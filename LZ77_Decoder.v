==> flow/design.v <==
module LZ77_Decoder(clk,reset,code_pos,code_len,chardata,encode,finish,char_nxt);
input 				clk;
input 				reset;
input 		[3:0] 	code_pos;
input 		[2:0] 	code_len;
input 		[7:0] 	chardata;
output  			encode;
output  			finish;
output 	 	[7:0] 	char_nxt;
assign encode = 0;
reg finish, tmp_finish, set, tmp_set;
reg [2:0] len, tmp_len;
reg [7:0] char_nxt;
reg [3:0] nxt;
reg [6:0] pos;
reg [35:0] search_buffer;
always @(posedge clk) begin
    if(reset) begin
		set <= 1'b1;
		len <= 3'b0;
      	finish <= 1'b0;
		char_nxt <= 8'b0;
		search_buffer <= 36'b0;
    end
    else begin
        finish <= tmp_finish;
        char_nxt <= {4'b0, nxt};
		set <= tmp_set;
		search_buffer <= {search_buffer, nxt};
		if(tmp_len != 0)
	    	len <= tmp_len - 1;
		else
	    	len <= tmp_len;
    end
end
always @(*) begin
	if(chardata==8'h24 && tmp_len==0) begin
		tmp_finish = 1;
	end
	else begin
		tmp_finish = 0;
	end
	if(set == 1)
		tmp_len = code_len;
	else 
		tmp_len = len;
    pos = (code_pos+1)*4 - 1;
    if(tmp_len == 0) begin
        nxt[0] = chardata[0];
        nxt[1] = chardata[1];
        nxt[2] = chardata[2];
        nxt[3] = chardata[3];
		tmp_set = 1;
	end
    else begin
        nxt[3] = search_buffer[pos];
        nxt[2] = search_buffer[pos-1];
        nxt[1] = search_buffer[pos-2];
        nxt[0] = search_buffer[pos-3];
		tmp_set = 0;
    end
end
endmodule
# Step by step through the tools: LZ77_Decoder
# What the tools print for LZ77_Decoder, step after step.
# Line numbers count from 1 in the design file above.
# Cell names lack the library's common part.
# Not given: --
# design
design,LZ77_Decoder
clock,clk
library,sky130hd
pvt_corner,tt_025C_1v80

# Word level
# Counts by Yosys on the flattened word-level netlist (proc, flatten, opt, wreduce; memories kept). Register bits leave out memories and registers merged into their read ports (data or address); mux counts leave out enables and synchronous resets folded into registers. Print and check cells are left out. Cells with the same type and inputs are merged into one.
# word_totals
ff_bits,49
inputBits,17
elab_cells,28
# classes
equal,1
n_reduce_logical,3
shifts,4
n_addsub,6
muxes,8
# op_table
op,n
36-bit by 8-bit variable part select with 1-bit output,3
36-bit by 7-bit variable part select with 1-bit output,1
7-bit by 2-bit subtractor with 8-bit output with constant B,2
7-bit by 1-bit subtractor with 8-bit output with constant B,1
8-bit by 6-bit == test with 1-bit output with constant B,1
7-bit by 1-bit subtractor with 7-bit output with constant B,1
3-bit two-way mux,2
1-bit two-way mux,6
4-bit by 1-bit adder with 5-bit output with constant B,1
3-bit by 1-bit subtractor with 3-bit output with constant B,1
3-bit zero test,1
3-bit nonzero test,1
1-bit logical AND,1

# Logic depth
# Longest topological path by Yosys (ltp), each cell counted once; first at word level (registers and memories cut), then after technology mapping (sequential cells cut; the memories' decode and read muxes count).
# logic_depth
ltp_word,5
abc_area,0
depth_mapped,10

# After synthesis
# Yosys stat after the flow's synthesis: flattened, memories mapped to cells. It holds for the ABC_AREA given above (unset counts as 0); a run with the other value may have another netlist.
# mapped
flip_flops,41
buffers,17
mapped_cells,186
yosys_area_mm2,0.0019531
# types
cell_type,n,area_total_um2
dfxtp_1,41,820.787
nor2b_1,37,231.472
mux4_2,4,90.086
ha_1,7,87.584
buf_4,10,75.072
mux2i_1,4,40.038
mux2_2,3,33.782
a21oi_1,6,30.029
inv_1,7,26.275
nor4b_4,1,23.773
xnor3_2,1,23.773
a22oi_1,3,22.522
nand2_1,6,22.522
nor2_1,6,22.522
o211ai_1,3,22.522
nor4_4,1,21.27
nand2b_1,3,18.768
o32ai_2,1,16.266
# Other cell types: 35; their cells: 42.

# Path before layout
# Path of least setup slack by OpenSTA after synthesis, without wires, with an ideal clock, recovery checks aside; 20% of the period is set as input and as output delay. Where synthesis merged equal registers, the netlist keeps one of their names.
# synth_path
path_kind,in2reg
start,input code_pos[0]
end,register search_buffer[1]
in_delay_ps,676
t_first_pin_ps,676
slack_ps,762
period_ps,3380
required_time_ps,3242
stages,9
path_delay_ps,1942
t_arrival_ps,2480
period_less_setup_slack_ps,2618
# "path_delay_ps" is the arrival time less input delay plus setup time.
# "stages" counts driving pins, that of a launching flip-flop among them; a cell with two outputs on the path counts twice.
# "period_less_setup_slack_ps" = period - worst setup slack (recovery checks aside). The figure is calculated, with input and output delays left at 20% of the set period.
# The rows between start and end are the longest chain of elaborated cells between them; the timing report does not say that the signal goes this way. Where chains are equally long, one stands for them.
# Each line given opens the expression or statement behind the cell; cells for indexed reads and writes are added by Yosys, which also makes memories of some case tables.
# synth_between
cell_sequence,buf_2 inv_1 ha_1 buf_4 mux4_2 nor2_1 a21oi_1 a221oi_2 nor4b_4
elab_chain_len,5
cells_between,5
lines_between,3
classes_between,3 x add/sub; 1 x shift; 1 x mux
# synth_rtl
element,line_no,source
from (decl),4,input [3:0] code_pos;
4-bit by 1-bit adder with 5-bit output,47,pos = (code_pos+1)*4 - 1;
7-bit by 1-bit subtractor with 7-bit output,47,
7-bit by 2-bit subtractor with 8-bit output,58,nxt[1] = search_buffer[pos-2];
36-bit by 8-bit variable part select with 1-bit output,58,
1-bit two-way mux,48,if(tmp_len == 0) begin
to (assign),23,search_buffer <= 36'b0;
to (assign),29,"search_buffer <= {search_buffer, nxt};"
to (decl),16,reg [35:0] search_buffer;

# Worst path after layout
# Path of least setup slack in the final report of run 1 (OpenROAD, finished layout, wires in). Where an end is a register, its clock arrival counts in the times.
# The report prints the path's times to 10 ps; the period is as set.
# layout_path
path_kind,in2reg
start,input code_pos[0]
end,register search_buffer[1]
t_first_pin_ps,600
stages,9
slack_ps,360
in_delay_ps,600
required_time_ps,3170
period_ps,3000
t_arrival_ps,2810
# The rows between start and end are the longest chain of elaborated cells between them; the timing report does not say that the signal goes this way. Where chains are equally long, one stands for them.
# layout_between
cell_sequence,clkdlybuf4s50_1 inv_1 ha_1 buf_4 inv_1 a2111oi_2 nor4_4 a221oi_2 nor4b_4
elab_chain_len,5
cells_between,5
lines_between,3
classes_between,3 x add/sub; 1 x shift; 1 x mux
# layout_rtl
element,line_no,source
from (decl),4,input [3:0] code_pos;
4-bit by 1-bit adder with 5-bit output,47,pos = (code_pos+1)*4 - 1;
7-bit by 1-bit subtractor with 7-bit output,47,
7-bit by 2-bit subtractor with 8-bit output,58,nxt[1] = search_buffer[pos-2];
36-bit by 8-bit variable part select with 1-bit output,58,
1-bit two-way mux,48,if(tmp_len == 0) begin
to (assign),23,search_buffer <= 36'b0;
to (assign),29,"search_buffer <= {search_buffer, nxt};"
to (decl),16,reg [35:0] search_buffer;

# Measured results for LZ77_Decoder: 2 stored runs of the Yosys and OpenROAD flow on sky130hd. The settings differ; the order carries no meaning. The constraints put input and output delay at 20% of the set period each and load the outputs with 0.01 pF.
# By "timing.achieved_period_ps" is meant the clock period of the run minus its worst setup slack. This is arithmetic on one report: input and output delays are still those of the set period (20% each).
# By "worst_path_ps" is meant the share of the clock period that the worst setup path is allowed (20% is reserved at inputs, 20% at outputs), minus its slack. Clock arrival times at its registers enter into it.
# "final_power_mw" is the tool's figure for a default switching activity; nothing was simulated.
# "worst_path_ps" is given in steps of 10 ps.
# Among the settings, n/a means not set for that run.
item,run 1,run 2
period_ns,3.0,5.23
CORE_UTILIZATION,33,29
CAP_MARGIN,20,25
CORE_MARGIN,2,2
SLEW_MARGIN,20,20
SETUP_SLACK_MARGIN,n/a,-0.5
PLACE_DENSITY_LB_ADDON,n/a,0.21
CORE_ASPECT_RATIO,n/a,1.59
GPL_ROUTABILITY_DRIVEN,n/a,0
CTS_CLUSTER_SIZE,n/a,50
MAX_ROUTING_LAYER,n/a,met4
yosys.chip_area_mm2,0.0019531,0.0019531
die_area_mm2,0.0065497,0.0074247
post_route_stdcell_area_mm2,0.0023685,0.0022709
finalUtil_pct,40.7,35.0
timing.setup.ws_ps,358,1667
fin_tns_ps,0,0
hold_worst_slack_ps,459,455
final_power_mw,1.271,0.6734
timing.achieved_period_ps,2642,3563
worst_path_ps,2040,2520
critical_path_kind,in2reg,in2reg
